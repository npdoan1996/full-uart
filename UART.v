==> flow/design.v <==
`timescale 1ns / 1ps
module PED(reset, clk, in, ped);
input           clk, reset, in;
output          ped;
reg             q1, q2;
reg             nq1, nq2;
assign ped = q1 & ~q2;
always @(*)
    begin 
    nq1 = in;
    nq2 = q1;
    end 
always @(posedge clk, posedge reset)
    if (reset) {q1,q2} <= 2'b0;
    else     {q1,q2} <= {nq1,nq2};
endmodule
`timescale 1ns / 1ps
module Rx_engine(clk, rst, BAUD_DECODE, EIGHT, PEN, OHEL, RX, 
                 READS, UART_RDATA, PERR, FERR, OVF, RX_RDY);
    input           clk, rst;
    input  [18:0]   BAUD_DECODE;
    input           EIGHT, PEN, OHEL;
    input           RX; 
    input           READS;
    output  [7:0]   UART_RDATA; 
    output          RX_RDY;
    output          PERR, FERR, OVF;
    wire   [18:0]   K;
    wire            BTU, DONE; 
    wire            Gen_Parity1, Gen_Parity2, Re_Parity;
    wire            Parity_Error;
    reg     [3:0]   Q;
    reg     [1:0]   state, n_state; 
    reg             START, DOIT;
    reg    [18:0]   count, n_count;
    reg     [3:0]   bit_count, bit_count_n;
    reg     [9:0]   shift_reg, RJ_out;
    reg             PERR, FERR, OVF, RX_RDY;
    reg             Stop_Bit;
    always @(posedge clk, posedge rst) 
        if (rst) 
            state <= 2'b0;
        else
            state <= n_state;
    always @*
        case(state)
            2'b00: begin 
                   n_state = RX?  2'b00 : 2'b01;
                   {START,DOIT} = 2'b00;
                   end
            2'b01: begin
                   n_state = RX?  2'b00 : (BTU? 2'b10 : 2'b01);
                   {START,DOIT} = 2'b11; 
                   end
            2'b10: begin
                   n_state = DONE? 2'b00 : 2'b10;
                   {START,DOIT} = 2'b01;
                   end
            default: {n_state,START,DOIT} = 4'b0;
        endcase
    assign K = START? BAUD_DECODE>>1 : BAUD_DECODE; 
    always @(posedge rst, posedge clk) 
        if (rst)
            count <= 19'b0; 
        else   
            count <= n_count; 
    always @(*) 
        casex({DOIT,BTU})
            2'b0?: n_count = 19'b0;
            2'b10: n_count = count + 19'b1;
            2'b11: n_count = 19'b0;
            default: n_count = 19'b0; 
        endcase
    assign BTU = (count == K);
    always @(*) 
        case({EIGHT,PEN})
            2'b00: Q = 4'd9;
            2'b01: Q = 4'd10; 
            2'b10: Q = 4'd10;
            2'b11: Q = 4'd11;
            default: Q = 4'd9;
        endcase
    always @(posedge clk, posedge rst) 
        if (rst)
            bit_count <= 4'b0; 
        else 
            bit_count <= bit_count_n;
    always @(*)
        casex({DOIT,BTU})
            2'b0?: bit_count_n = 4'd0;
            2'b10: bit_count_n = bit_count;
            2'b11: bit_count_n = bit_count + 4'b1; 
            default: bit_count_n = 4'd0;
        endcase
    assign DONE = (bit_count == Q); 
    always @(posedge clk, posedge rst) 
        if (rst) 
            shift_reg <= 10'b0; 
        else if (BTU & ~START)
            shift_reg <= {RX,shift_reg[9:1]};
        else
            shift_reg <= shift_reg;      
    always @(*)
        case({PEN,EIGHT}) 
            2'b00: RJ_out = {2'b0,shift_reg[9:2]}; 
            2'b01: RJ_out = {1'b0,shift_reg[9:1]}; 
            2'b10: RJ_out = {1'b0,shift_reg[9:1]};
            2'b11: RJ_out = shift_reg; 
            default: RJ_out  = 10'b0; 
        endcase   
    assign UART_RDATA =  RJ_out[7:0]; 
    assign Gen_Parity1 = EIGHT? ^RJ_out[7:0] : ^{1'b0,RJ_out[6:0]}; 
    assign Gen_Parity2 = OHEL? ~Gen_Parity1 : Gen_Parity1;
    assign Re_Parity = EIGHT? RJ_out[8] : RJ_out[7]; 
    assign Parity_Error  = PEN & DONE & (Gen_Parity2 ^ Re_Parity);
    always @(posedge clk, posedge rst)
        if (rst) 
            PERR <= 1'b0;
        else if (Parity_Error)
            PERR <= 1'b1;
        else if(READS) 
            PERR <= 1'b0;
        else 
            PERR <= PERR; 
    always @(*)
        case({EIGHT,PEN}) 
            2'b00: Stop_Bit = RJ_out[7];
            2'b01: Stop_Bit = RJ_out[8];
            2'b10: Stop_Bit = RJ_out[8];
            2'b11: Stop_Bit = RJ_out[9];
            default: Stop_Bit = 1'b0;
        endcase
    always @(posedge clk, posedge rst)
        if (rst) 
            FERR <= 1'b0; 
        else if (~Stop_Bit&DONE)
            FERR <= 1'b1;
        else if (READS)
            FERR <= 1'b0;
        else 
            FERR <= FERR; 
    reg         DONE_reg;     
    always @(posedge clk, posedge rst) 
        if (rst)
            DONE_reg <= 1'b0;
        else if (DONE) 
            DONE_reg <= 1'b0;
        else 
            DONE_reg <= DONE_reg;
    always @(posedge clk, posedge rst)
        if (rst) 
            OVF <= 1'b0;
        else if (DONE_reg & RX_RDY)
            OVF <= 1'b1; 
        else if (READS)
            OVF <= 1'b0;
        else
            OVF <= OVF;
    always @(posedge clk, posedge rst) 
        if (rst) 
            RX_RDY <= 1'b0;
        else if (DONE)
            RX_RDY <= 1'b1;
        else if (READS)
            RX_RDY <= 1'b0;
        else 
            RX_RDY <= RX_RDY;
endmodule
`timescale 1ns / 1ps
module UART(clk, rst, WRITES, READS, UDI, RX, UART_INT, TX, UDO);
    input               clk, rst, RX;
    input       [7:0]   READS, WRITES;
    input       [7:0]   UDI;
    output              TX, UART_INT;
    output      [7:0]   UDO; 
    reg         [7:0]   UART_config, UDO;
    wire       [18:0]   baud_decode; 
    wire        [7:0]   UART_RDATA;
    wire                TX_RDY, RX_RDY, TX_PED, RX_PED;
    wire                PERR, FERR, OVF;
    always @(posedge clk, posedge rst) 
        if (rst) 
            UART_config <= 8'b0;
        else if (WRITES[6])
            UART_config <= UDI; 
        else 
            UART_config <= UART_config;
    baud_decode 
        BAUD_DECODE(.clk(clk), 
                    .rst(rst), 
                    .baud_control(UART_config[7:4]), 
                    .baud_rate(baud_decode)); 
    Rx_engine
        RX_engine   (.clk(clk), 
                     .rst(rst), 
                     .BAUD_DECODE(baud_decode), 
                     .EIGHT(UART_config[3]), 
                     .PEN(UART_config[2]),
                     .OHEL(UART_config[1]), 
                     .RX(RX), 
                     .READS(READS[0]), 
                     .UART_RDATA(UART_RDATA), 
                     .PERR(PERR), 
                     .FERR(FERR), 
                     .OVF(OVF), 
                     .RX_RDY(RX_RDY));    
    transmit_engine
        TX_engine   (.clk(clk), 
                     .rst(rst), 
                     .write(WRITES[0]), 
                     .out_port(UDI), 
                     .eight(UART_config[3]), 
                     .pen(UART_config[2]), 
                     .ohel(UART_config[1]), 
		             .baud_decode(baud_decode), 
		             .TxRdy(TX_RDY), 
		             .Tx(TX));    
	always @(*)
	   begin
	   UDO = 8'b0;
	   if (READS[0])
	       UDO = UART_RDATA;
	   else if (READS[1])
	       UDO = {3'b0,OVF,FERR,PERR,TX_RDY,RX_RDY};
	   end 
    PED 
        RxPED (.reset(rst), .clk(clk), .in(RX_RDY), .ped(RX_PED));
    PED    
        TxPED (.reset(rst), .clk(clk), .in(TX_RDY), .ped(TX_PED));
    assign UART_INT = RX_PED | TX_PED;
endmodule
`timescale 1ns / 1ps
module baud_decode(clk, rst, baud_control, baud_rate);
    input           clk, rst;
    input    [3:0]  baud_control; 
    output  [18:0]  baud_rate;
    reg     [18:0]  baud_rate;
    always @(*)
        case(baud_control)
            4'b0000: baud_rate = 19'd333_333;
            4'b0001: baud_rate = 19'd83_333;
            4'b0010: baud_rate = 19'd41_667;
            4'b0011: baud_rate = 19'd20_833;
            4'b0100: baud_rate = 19'd10_417;
            4'b0101: baud_rate = 19'd5_208;
            4'b0110: baud_rate = 19'd2_604;
            4'b0111: baud_rate = 19'd1_736;
            4'b1000: baud_rate = 19'd868;
            4'b1001: baud_rate = 19'd434;
            4'b1010: baud_rate = 19'd217;
            4'b1011: baud_rate = 19'd109;
            default: baud_rate = 19'd10_417;
        endcase
endmodule
`timescale 1ns / 1ps
module transmit_engine(clk, rst, write, out_port, eight, pen, ohel, 
		       baud_decode, TxRdy, Tx);
    input           clk, rst; 
    input           write, eight, pen, ohel;
    input  [18:0]   baud_decode;
    input   [7:0]   out_port; 
    output          TxRdy, Tx;
    reg             TxRdy, doit;
    reg    [18:0]   count, n_count;
    reg     [3:0]   bit_count, n_bit_count;
    reg     [7:0]   out_port_reg;
    reg             write_reg;
    reg             b9, b10;
    reg    [10:0]   shift_reg;
    wire            done, btu;
    wire            EP, OP;
    always @(posedge rst, posedge clk)
        if (rst) 
            TxRdy <= 1'b1;
        else if (done == 1'b1)
            TxRdy <= 1'b1;
        else if (write == 1'b1) 
            TxRdy <= 1'b0;
        else    
            TxRdy <= TxRdy;
    always @(posedge rst, posedge clk)
        if (rst) 
            doit <= 1'b0;
        else if (write == 1'b1)
            doit <= 1'b1;
        else if (done == 1'b1) 
            doit <= 1'b0;
        else    
            doit <= doit;
    always @(posedge rst, posedge clk)
        if(rst)             
            count <= 19'b0;
        else    
            count <= n_count; 
    always @(*)
        casex ({doit,btu})
            2'b0?:      n_count = 19'b0;
            2'b10:      n_count = count + 1;
            2'b11:      n_count = 19'b0;
            default:    n_count = 19'b0;
        endcase
    assign btu = (count == baud_decode)? 1'b1 : 1'b0;
    always @(posedge rst, posedge clk)
        if(rst)             
            bit_count <= 4'b0;
        else    
            bit_count <= n_bit_count; 
    always @(*)
        casex ({doit,btu})
            2'b0?:      n_bit_count = 4'b0;
            2'b10:      n_bit_count = bit_count;
            2'b11:      n_bit_count = bit_count + 1;
            default:    n_bit_count = 4'b0;
        endcase
    assign done = (bit_count == 4'd11)? 1'b1 : 1'b0;  
    always @(posedge clk, posedge rst) 
        if(rst)
            out_port_reg <= 8'b0;
        else if (write)
            out_port_reg <= out_port; 
        else 
            out_port_reg <= out_port_reg; 
    always @(posedge clk, posedge rst)
        if(rst)
            write_reg <= 1'b0;
        else
            write_reg <= write;
    always @(*)
        casex({eight,pen,ohel})
            3'b00?:  {b10,b9} = 2'b11;
            3'b010:  {b10,b9} = {1'b1,EP};
            3'b011:  {b10,b9} = {1'b1,OP};
            3'b10?:  {b10,b9} = {1'b1, out_port_reg[7]};
            3'b110:  {b10,b9} = {EP, out_port_reg[7]};
            3'b111:  {b10,b9} = {OP, out_port_reg[7]};
            default: {b10,b9} = 2'b11;
        endcase
    assign EP = eight? ^out_port_reg : ^out_port_reg[6:0];
    assign OP = eight? !(^out_port_reg) : !(out_port_reg[6:0]);
    always @(posedge clk, posedge rst) 
        if(rst)
            shift_reg <= 11'h7FF;
        else if (write_reg) 
            shift_reg <= {b10,b9,out_port_reg[6:0],1'b0,1'b1};
        else if (btu)
            shift_reg <= {1'b1,shift_reg[10:1]};
        else 
            shift_reg <= shift_reg; 
    assign Tx = shift_reg[0];
endmodule
# Reports on UART
# What the tools print for UART, step after step.
# Lines are those of the file above, counted from 1.
# Operators carry their Yosys type and port widths (W data, S select, Z words).
# Library cell names are shortened.
# Not given: -
# setup
top_module	UART
clock	clk
lib	sky130hd
corner	tt_025C_1v80

# Word level
# Counts by Yosys on the flattened word-level netlist (proc, flatten, opt, wreduce; memories kept). Register bits leave out memories and registers merged into their read ports (data or address). Print and check cells are left out.
# Memory sizes are those after Yosys's memory passes, which may raise the word count (mostly to a power of two), join words into wider ones and drop unused or constant bits.
# classes
bitwise	15
equal	20
mux	34
addsub	4
n_reduce_logical	18
# ops
cell	n
$pmux W19 S2	2
$add A19 B1 Y19 const B	2
$eq A19 B19 Y1	2
$pmux W10 S3	1
$reduce_xor A8 Y1	3
$mux W11	2
$mux W19	1
$eq A2 B2 Y1 const B	9
$mux W1	16
$pmux W4 S2	2
$pmux W4 S3	1
$pmux W2 S6	1
$reduce_bool A2 Y1	5
$reduce_or A2 Y1	4
$add A4 B1 Y4 const B	2
$mux W8	1
$not A1 Y1	7
$logic_not A7 Y1	1
$reduce_xor A7 Y1	1
$and A1 B1 Y1	6
$eq A2 B1 Y1 const B	3
$logic_not A2 Y1	3
$eq A3 B2 Y1 const B	2
$eq A3 B3 Y1 const B	2
$pmux W2 S3	1
$mux W2	3
$mux W5	1
$eq A4 B4 Y1	1
# Other operator kinds: 6; their cells: 6.
# bits
memories	1
regBits	96
elab_cells	112
mem_bits_ro	288
# mem_list
memory	size	width	read_ports	write_ports	line_no	text
(no name shown)	16	18	1	0	239	case(baud_control)

# Logic depth
# Yosys ltp: most cells in a row. Word level: on the elaborated netlist, between registers, memories and ports. Mapped: between sequential cells and ports; inverters and the memories' decode and read muxes count.
# depth
ltp_word	10
ABC_AREA	1
mapped_depth	19
depth_no_buf	18

# After synthesis
# The flow's flattened synthesis, as Yosys stat reports it; memories are mapped. The netlist is that of the ABC_AREA named above (0 if unset); the other value can give another one.
# Totals and module areas in this step are rounded.
# mapped
synth_area_um2	6370
mapped_cells	915
sequential_area_um2	2390
ff_cells	95
# by_type
cell	n
dfrtp_1	82
nand2_1	286
nand3_1	106
inv_1	102
dfstp_2	13
nor2_1	84
o21ai_0	55
xor2_1	29
ha_1	16
nand4_1	26
nand3b_1	11
nor2_2	12
xnor2_1	7
nor3_1	11
clkbuf_1	12
nand3_2	4
nor3b_1	5
buf_2	7
# Other cell types: 23; their cells: 47.

# Timing after synthesis
# OpenSTA on the mapped netlist: ideal clock, no wires. The path of least setup slack (recovery checks aside). Input and output delay are each 20% of the period. Register names are those of the netlist, which keeps one name where synthesis merged equal registers.
# synth_timing
path_kind	input to output
startpoint	input port READS[0]
endpoint	output port UDO[2]
clock_period_ns	7.59
path_delay_ns	0.573
t_arrival_ns	2.091
launch_ns	1.518
path_stages	4
setup_slack_ns	3.981
required_time_ns	6.072
input_delay_ns	1.518
period_less_setup_slack_ns	3.609
# "path_delay_ns" = arrival - input delay + setup time.
# At an output port there is no setup time.
# "path_stages": output pins that drive a net of the path, with the launching flip-flop's if there is one; two outputs of one cell count as two.
# "period_less_setup_slack_ns" is the clock period less the worst setup slack; recovery checks do not enter. This is arithmetic on one report: input and output delays are still those of the set period (20% each).
# Between the ends stands the longest chain of elaborated cells between them, by number of cells; it is not shown to be the way that was timed. Of several equally long chains one is given.
# A line is the first line of the expression or statement that the cell stems from. Yosys adds cells for indexed reads and writes and turns some case tables into memories.
# synth_via
cell_sequence	inv_1 clkbuf_1 nand3_1 o21ai_0
elab_chain_len	1
cells_between	1
# synth_lines
element	line_no	text
start, declared	172	input       [7:0]   READS, WRITES;
$mux W8	221	if (READS[0])
end, declared	175	output      [7:0]   UDO;

# Worst path after layout
# From the final timing report of job 1: the path of least setup slack in the routed layout; clock arrival at registers is part of the times.
# layout_timing
path_kind	register to output
startpoint	register UART_config[2]
endpoint	output port UDO[6]
required_time_ns	1.84
path_stages	10
setup_slack_ns	0.04
t_arrival_ns	1.80
launch_ns	0.37
clock_period_ns	2.3
# Between the ends stands the longest chain of elaborated cells between them, by number of cells; it is not shown to be the way that was timed. Of several equally long chains one is given.
# At most two assigning lines are given for a register; there are more.
# layout_via
cell_sequence	dfrtp_1 inv_2 ha_4 buf_6 nor2_4 nand2_1 o211ai_1 inv_1 nor2_1 buf_2
elab_chain_len	4
cells_between	7
# layout_lines
element	line_no	text
start, declared	176	reg         [7:0]   UART_config, UDO;
start, assigned	183	UART_config <= 8'b0;
start, assigned	187	UART_config <= UART_config;
$eq A2 B1 Y1	104	case({PEN,EIGHT})
$reduce_or A2 Y1	-
$pmux W10 S3	104
$mux W8	221	if (READS[0])
end, declared	175	output      [7:0]   UDO;

## Implementation results

2 stored runs of UART in the flow (synthesis by Yosys, layout by OpenROAD, sky130hd cells), in arbitrary order. Constraints: input delay and output delay 20% of the set period each, output load 0.01 pF.
"achieved_period_ns": clock period set for the run, less the worst setup slack. It is reckoned from that one timing run; input and output delays stay at 20% of the period that was set.
"worst_setup_path_time_ns" = time allowed to the worst setup path (clock period - input delay - output delay, where it has them) - its slack; a late launch clock adds to it, a late capture clock takes from it.
By "power_uw" is meant OpenSTA's value without simulated activity: inputs other than the clock are taken to toggle once in ten clock periods, and the tool carries that through the logic.
Measured values are rounded.

Job 1, flow files:
==> flow/run.sh <==
#!/bin/bash
# the make line also repeats the synthesis and layout settings of config.mk as NAME=value (left out here)
make -C /OpenROAD-flow-scripts/flow DESIGN_CONFIG=/design/flow/config.mk WORK_HOME=/design/flow/orfs CLKGATE_MAP_FILE= finish
==> flow/config.mk <==
export PLATFORM = sky130hd
export DESIGN_NAME = UART
export DESIGN_NICKNAME = UART
export VERILOG_FILES = /design/flow/design.v
export SDC_FILE = /design/flow/constraint.sdc
export NUM_CORES = 4
export LEC_CHECK = 0
export ABC_AREA = 1
export CAP_MARGIN = 30
export CELL_PAD_IN_SITES_GLOBAL_PLACEMENT = 0
export CORE_ASPECT_RATIO = 1.38
export CORE_MARGIN = 2
export CORE_UTILIZATION = 19
export MIN_ROUTING_LAYER = met1
export PLACE_DENSITY_LB_ADDON = 0.14
export SLEW_MARGIN = 0
==> flow/constraint.sdc <==
create_clock -name core_clock -period 2.3 [get_ports {clk}]
set_input_delay 0.4600 -clock core_clock [delete_from_list [all_inputs] [get_ports {clk}]]
set_output_delay 0.4600 -clock core_clock [all_outputs]
set_load 0.01 [all_outputs]

==> results of job 1, as CSV <==
result,value
worstSetupSlack_ns,0.041
dieArea_um2,35000
finish.stdcell_area_um2,8780
achieved_period_ns,2.259
final_setup_tns_ns,0.000
worst_setup_path_time_ns,1.80
worstPathKind,"register to output"
yosys.chip_area_um2,6370
holdWs_ns,0.379
layout_utilization_pct,26.6
power_uw,5490

Job 2, flow files:
==> flow/run.sh <==
#!/bin/bash
# the make line also repeats the synthesis and layout settings of config.mk as NAME=value (left out here)
make -C /OpenROAD-flow-scripts/flow DESIGN_CONFIG=/design/flow/config.mk WORK_HOME=/design/flow/orfs CLKGATE_MAP_FILE= finish
==> flow/config.mk <==
export PLATFORM = sky130hd
export DESIGN_NAME = UART
export DESIGN_NICKNAME = UART
export VERILOG_FILES = /design/flow/design.v
export SDC_FILE = /design/flow/constraint.sdc
export NUM_CORES = 4
export LEC_CHECK = 0
export CAP_MARGIN = 20
export CORE_MARGIN = 2
export CORE_UTILIZATION = 41
export CTS_CLUSTER_DIAMETER = 153
export GPL_ROUTABILITY_DRIVEN = 1
export PLACE_DENSITY_LB_ADDON = 0.09
export SETUP_SLACK_MARGIN = 0.32
export SLEW_MARGIN = 25
==> flow/constraint.sdc <==
create_clock -name core_clock -period 2.39 [get_ports {clk}]
set_input_delay 0.4780 -clock core_clock [delete_from_list [all_inputs] [get_ports {clk}]]
set_output_delay 0.4780 -clock core_clock [all_outputs]
set_load 0.01 [all_outputs]

==> results of job 2, as CSV <==
result,value
worstSetupSlack_ns,-0.650
dieArea_um2,16000
finish.stdcell_area_um2,8820
achieved_period_ns,3.040
final_setup_tns_ns,-39.0
worst_setup_path_time_ns,3.04
worstPathKind,"register to register"
yosys.chip_area_um2,6170
holdWs_ns,0.377
layout_utilization_pct,60.5
power_uw,5140
